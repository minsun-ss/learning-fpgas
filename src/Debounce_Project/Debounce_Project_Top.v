==> flow/design.v <==
module Debounce_Filter #(parameter DEBOUNCE_LIMIT=20) 
    (input i_Clk,
     input i_Bouncy,
     output o_Debounced);
reg [$clog2(DEBOUNCE_LIMIT)-1:0] r_Count=0;
reg r_State = 1'b0;
always @(posedge i_Clk)
begin
  if (i_Bouncy != r_State && r_Count < DEBOUNCE_LIMIT - 1)
    begin
        r_Count <= r_Count + 1;
    end
  else if (r_Count == DEBOUNCE_LIMIT-1)
    begin
        r_State <= i_Bouncy;
        r_Count <= 0;
    end
  else
    begin
        r_Count <= 0;
    end
end
assign o_Debounced = r_State;
endmodule
module Debounce_Project_Top 
(input i_Clk,
 input i_Switch_1,
 output o_LED_1);
wire w_Debounced_Switch;
Debounce_Filter #(.DEBOUNCE_LIMIT(250000)) Debounce_Inst
(.i_Clk(i_Clk),
 .i_Bouncy(i_Switch_1),
 .o_Debounced(w_Debounced_Switch));
LED_Toggle_Project LED_Toggle_Inst
(.i_Clk(i_Clk),
 .i_Switch_1(w_Debounced_Switch),
 .o_LED_1(o_LED_1));
endmodule
module LED_Toggle_Project
( input i_Clk,
  input i_Switch_1,
  output o_LED_1);
reg r_LED_1     = 1'b0;
reg r_Switch_1  = 1'b0;
always @(posedge i_Clk)
begin
    r_Switch_1 <= i_Switch_1;
    if (i_Switch_1 == 1'b0 && r_Switch_1 == 1'b1)
    begin 
        r_LED_1 <= ~r_LED_1;
    end
end
assign o_LED_1 = r_LED_1;
endmodule
From RTL to reports: Debounce_Project_Top
Tool output for the design above, in the order of the flow.
Line numbers count from 1 in the design file above.
Operators carry their Yosys type and port widths (W data, S select, Z words).
{"block": "inputs", "design": "Debounce_Project_Top", "clock": "i_Clk", "cell_library": "sky130hd", "lib_corner": "tt_025C_1v80"}

After elaboration
Yosys after proc, flatten, opt, wreduce and memory -nomap, before mapping. Enables and synchronous resets that opt folds into registers are not counted as muxes. Memory bits, and registers merged into a memory's read port (data or address), are not among the register bits. Print and check cells are not counted. Equal cells are merged and count once.
{"block": "classes", "n_addsub": 1, "multipliers": 0, "n_div": 0, "compare": 1, "eq_ne": 2, "n_shift": 0, "muxes": 0, "n_logic": 3, "reduce_logical": 3}
{"block": "ops", "operator": "$add A18 B1 Y18 const B", "n": 1}
{"block": "ops", "operator": "$lt A18 B18 Y1 const B", "n": 1}
{"block": "ops", "operator": "$eq A18 B18 Y1 const B", "n": 1}
{"block": "ops", "operator": "$not A1 Y1", "n": 3}
{"block": "ops", "operator": "$logic_and A1 B1 Y1", "n": 2}
{"block": "ops", "operator": "$reduce_and A2 Y1", "n": 1}
{"block": "ops", "operator": "$ne A1 B1 Y1", "n": 1}
{"block": "bits", "register_bits": 21, "latch_bits": 0, "mem_bits_rw": 0, "romBits": 0, "clocked_rd_ports_x_width": 0, "memories": 0, "input_bits": 2, "output_inout_bits": 1, "wordCells": 14}

Logic depth
Depth = most cells in a row (Yosys ltp): at word level without a register or memory, in the mapped netlist without a sequential cell, where the memories' decode and read muxes count.
{"block": "depth", "ltp_word": 4, "abc_area": 0, "ltp_mapped": 6}

Netlist
Source: synth_stat.txt of the flow (Yosys; design flattened, memories mapped). It holds for the ABC_AREA given above (unset counts as 0); a run with the other value may have another netlist.
{"block": "types", "cell_type": "sky130_fd_sc_hd__dfxtp_1", "n": 19, "type_area_um2": 380.365}
{"block": "types", "cell_type": "sky130_fd_sc_hd__xnor2_1", "n": 11, "type_area_um2": 96.342}
{"block": "types", "cell_type": "sky130_fd_sc_hd__nor2_1", "n": 18, "type_area_um2": 67.565}
{"block": "types", "cell_type": "sky130_fd_sc_hd__edfxtp_1", "n": 2, "type_area_um2": 60.058}
{"block": "types", "cell_type": "sky130_fd_sc_hd__nand3_1", "n": 6, "type_area_um2": 30.029}
{"block": "types", "cell_type": "sky130_fd_sc_hd__nor4_1", "n": 4, "type_area_um2": 25.024}
{"block": "types", "cell_type": "sky130_fd_sc_hd__or3_1", "n": 4, "type_area_um2": 25.024}
{"block": "types", "cell_type": "sky130_fd_sc_hd__inv_1", "n": 5, "type_area_um2": 18.768}
{"block": "types", "cell_type": "sky130_fd_sc_hd__and4_1", "n": 2, "type_area_um2": 17.517}
{"block": "types", "cell_type": "sky130_fd_sc_hd__xor2_1", "n": 2, "type_area_um2": 17.517}
{"block": "types", "cell_type": "sky130_fd_sc_hd__a21oi_1", "n": 3, "type_area_um2": 15.014}
{"block": "types", "cell_type": "sky130_fd_sc_hd__nand2_1", "n": 4, "type_area_um2": 15.014}
{"block": "types", "cell_type": "sky130_fd_sc_hd__o21ai_0", "n": 3, "type_area_um2": 15.014}
{"block": "types", "cell_type": "sky130_fd_sc_hd__o221ai_2", "n": 1, "type_area_um2": 15.014}
{"block": "types", "cell_type": "sky130_fd_sc_hd__ha_1", "n": 1, "type_area_um2": 12.512}
{"block": "types", "cell_type": "sky130_fd_sc_hd__nand4_1", "n": 2, "type_area_um2": 12.512}
{"block": "types", "cell_type": "sky130_fd_sc_hd__nand4_2", "n": 1, "type_area_um2": 12.512}
{"block": "types", "cell_type": "sky130_fd_sc_hd__or3_4", "n": 1, "type_area_um2": 11.261}
Other cell types: 10; their cells: 11.
{"block": "mapped", "stdcells": 100, "yosys_area_um2": 932.1, "seq_area_um2": 440.4, "flip_flops": 21, "n_buf": 1}
By module: a second synthesis without flattening, with its own total; a netlist apart from the flattened one above.
{"block": "hier_totals", "cells_unflattened": 102, "hier_area_um2": 960.9}
Each row is one instance without its submodules.
{"block": "by_module", "mod": "Debounce_Filter #(DEBOUNCE_LIMIT=250000)", "instances": 1, "cells": 98, "mod_area_um2": 893.4, "mod_seq_area_um2": 390.4}
{"block": "by_module", "mod": "LED_Toggle_Project", "instances": 1, "cells": 4, "mod_area_um2": 67.6, "mod_seq_area_um2": 50.0}
{"block": "by_module", "mod": "Debounce_Project_Top", "instances": 1, "cells": 0, "mod_area_um2": 0.0, "mod_seq_area_um2": 0.0}

Path before layout
OpenSTA on the mapped netlist: ideal clock, no wires. The path of least setup slack (recovery checks aside). Input and output delay are each 20% of the period. Register names are those of the netlist, which keeps one name where synthesis merged equal registers.
{"block": "synth_timing", "path_kind": "register -> register", "start": "register Debounce_Inst.r_Count[0]", "end": "register Debounce_Inst.r_Count[4]", "clock_period_ns": 2.0, "t_first_pin_ns": 0.000, "t_arrival_ns": 1.582, "required_ns": 1.885, "path_slack_ns": 0.303, "delay_ns": 1.697, "path_stages": 7, "period_less_setup_slack_ns": 1.697}
"delay_ns" = arrival - input delay + setup time.
"path_stages": output pins that drive a net of the path, with the launching flip-flop's if there is one; two outputs of one cell count as two.
"period_less_setup_slack_ns" is the clock period less the worst setup slack; recovery checks do not enter. This is arithmetic on one report: input and output delays are still those of the set period (20% each).
Between the ends stands the longest chain of elaborated cells between them, by number of cells; it is not shown to be the way that was timed. Of several equally long chains one is given.
A line is the first line of the expression or statement that the cell stems from. Yosys adds cells for indexed reads and writes and turns some case tables into memories.
A register here has more assigning lines than the two given.
{"block": "synth_via", "cell_sequence": "sky130_fd_sc_hd__dfxtp_1 > sky130_fd_sc_hd__ha_1 > sky130_fd_sc_hd__nand4_1 > sky130_fd_sc_hd__o31a_1 > sky130_fd_sc_hd__o221ai_2 > sky130_fd_sc_hd__buf_4 > sky130_fd_sc_hd__nor2_1", "elab_chain_cells": 2, "cone_cells": 3, "lines_between": 2, "cone_classes": "1 x add/sub; 1 x compare; 1 x reduce/logical"}
{"block": "synth_rtl", "element": "start: declaration", "line": 5, "rtl": "reg [$clog2(DEBOUNCE_LIMIT)-1:0] r_Count=0;"}
{"block": "synth_rtl", "element": "start: assignment", "line": 11, "rtl": "r_Count <= r_Count + 1;"}
{"block": "synth_rtl", "element": "start: assignment", "line": 16, "rtl": "r_Count <= 0;"}
{"block": "synth_rtl", "element": "$lt A18 B18 Y1", "line": 9, "rtl": "if (i_Bouncy != r_State && r_Count < DEBOUNCE_LIMIT - 1)"}
{"block": "synth_rtl", "element": "$logic_and A1 B1 Y1", "line": 9}
{"block": "synth_rtl", "element": "end: assignment", "line": 11}
{"block": "synth_rtl", "element": "end: assignment", "line": 16}
{"block": "synth_rtl", "element": "end: declaration", "line": 5}

Path in the finished layout
From the final timing report of run 1: the path of least setup slack in the routed layout; clock arrival at registers is part of the times.
{"block": "layout_timing", "path_kind": "register -> register", "start": "register Debounce_Inst.r_Count[0]", "end": "register Debounce_Inst.r_Count[17]", "clock_period_ns": 2.99, "t_first_pin_ns": 0.30, "t_arrival_ns": 2.31, "required_ns": 3.20, "path_slack_ns": 0.90, "path_stages": 6}
Between the ends stands the longest chain of elaborated cells between them, by number of cells; it is not shown to be the way that was timed. Of several equally long chains one is given.
A register here has more assigning lines than the two given.
{"block": "layout_via", "cell_sequence": "sky130_fd_sc_hd__dfxtp_1 > sky130_fd_sc_hd__ha_1 > sky130_fd_sc_hd__nand4_1 > sky130_fd_sc_hd__o31a_1 > sky130_fd_sc_hd__o221ai_2 > sky130_fd_sc_hd__o21ba_2", "elab_chain_cells": 2, "cone_cells": 3, "lines_between": 2, "cone_classes": "1 x add/sub; 1 x compare; 1 x reduce/logical"}
{"block": "layout_rtl", "element": "start: declaration", "line": 5, "rtl": "reg [$clog2(DEBOUNCE_LIMIT)-1:0] r_Count=0;"}
{"block": "layout_rtl", "element": "start: assignment", "line": 11, "rtl": "r_Count <= r_Count + 1;"}
{"block": "layout_rtl", "element": "start: assignment", "line": 16, "rtl": "r_Count <= 0;"}
{"block": "layout_rtl", "element": "$lt A18 B18 Y1", "line": 9, "rtl": "if (i_Bouncy != r_State && r_Count < DEBOUNCE_LIMIT - 1)"}
{"block": "layout_rtl", "element": "$logic_and A1 B1 Y1", "line": 9}
{"block": "layout_rtl", "element": "end: assignment", "line": 11}
{"block": "layout_rtl", "element": "end: assignment", "line": 16}
{"block": "layout_rtl", "element": "end: declaration", "line": 5}

Hand-over note for Debounce_Project_Top

Flow measurements of Debounce_Project_Top on sky130hd: 2 stored runs with different settings, listed in no order. Input and output delays are each 20% of the period that was set; the output load is 0.01 pF.
"clock_period_reached_ns" means the clock period less the worst setup slack. The figure is calculated, with input and output delays left at 20% of the set period.
By "worstPathTime_ns" is meant the share of the clock period that the worst setup path is allowed (20% is reserved at inputs, 20% at outputs), minus its slack. Clock arrival times at its registers enter into it.
"total_power_mw" rests on the timing tool's default activity at the inputs, not on a simulated workload.

{"run": "run 1", "settings": { "period_ns": 2.99, "CAP_MARGIN": 20, "CORE_MARGIN": 2, "CORE_UTILIZATION": 40, "SLEW_MARGIN": 20 }, "results": { "clock_period_reached_ns": 2.091, "final_stdcell_area_um2": 1006.0, "total_power_mw": 0.4392, "worstPathTime_ns": 2.09, "critical_path_kind": "register -> register", "setup_ws_ns": 0.899, "holdWs_ns": 0.446, "synthesis_area_um2": 932.1, "util_frac": 0.455, "setupTns_ns": 0.000, "die_area_um2": 2732.7 }}
{"run": "run 2", "settings": { "period_ns": 1.86, "CORE_UTILIZATION": 33, "PLACE_DENSITY_LB_ADDON": 0.11, "CORE_MARGIN": 7, "TNS_END_PERCENT": 55, "ABC_AREA": 0, "GPL_TIMING_DRIVEN": 1, "GPL_ROUTABILITY_DRIVEN": 1, "CTS_CLUSTER_SIZE": 94, "CTS_CLUSTER_DIAMETER": 138, "CAP_MARGIN": 20, "SLEW_MARGIN": 20 }, "results": { "clock_period_reached_ns": 1.735, "final_stdcell_area_um2": 1077.3, "total_power_mw": 0.7172, "worstPathTime_ns": 1.73, "critical_path_kind": "register -> register", "setup_ws_ns": 0.125, "holdWs_ns": 0.437, "synthesis_area_um2": 932.1, "util_frac": 0.398, "setupTns_ns": 0.000, "die_area_um2": 4508.4 }}

End of note.
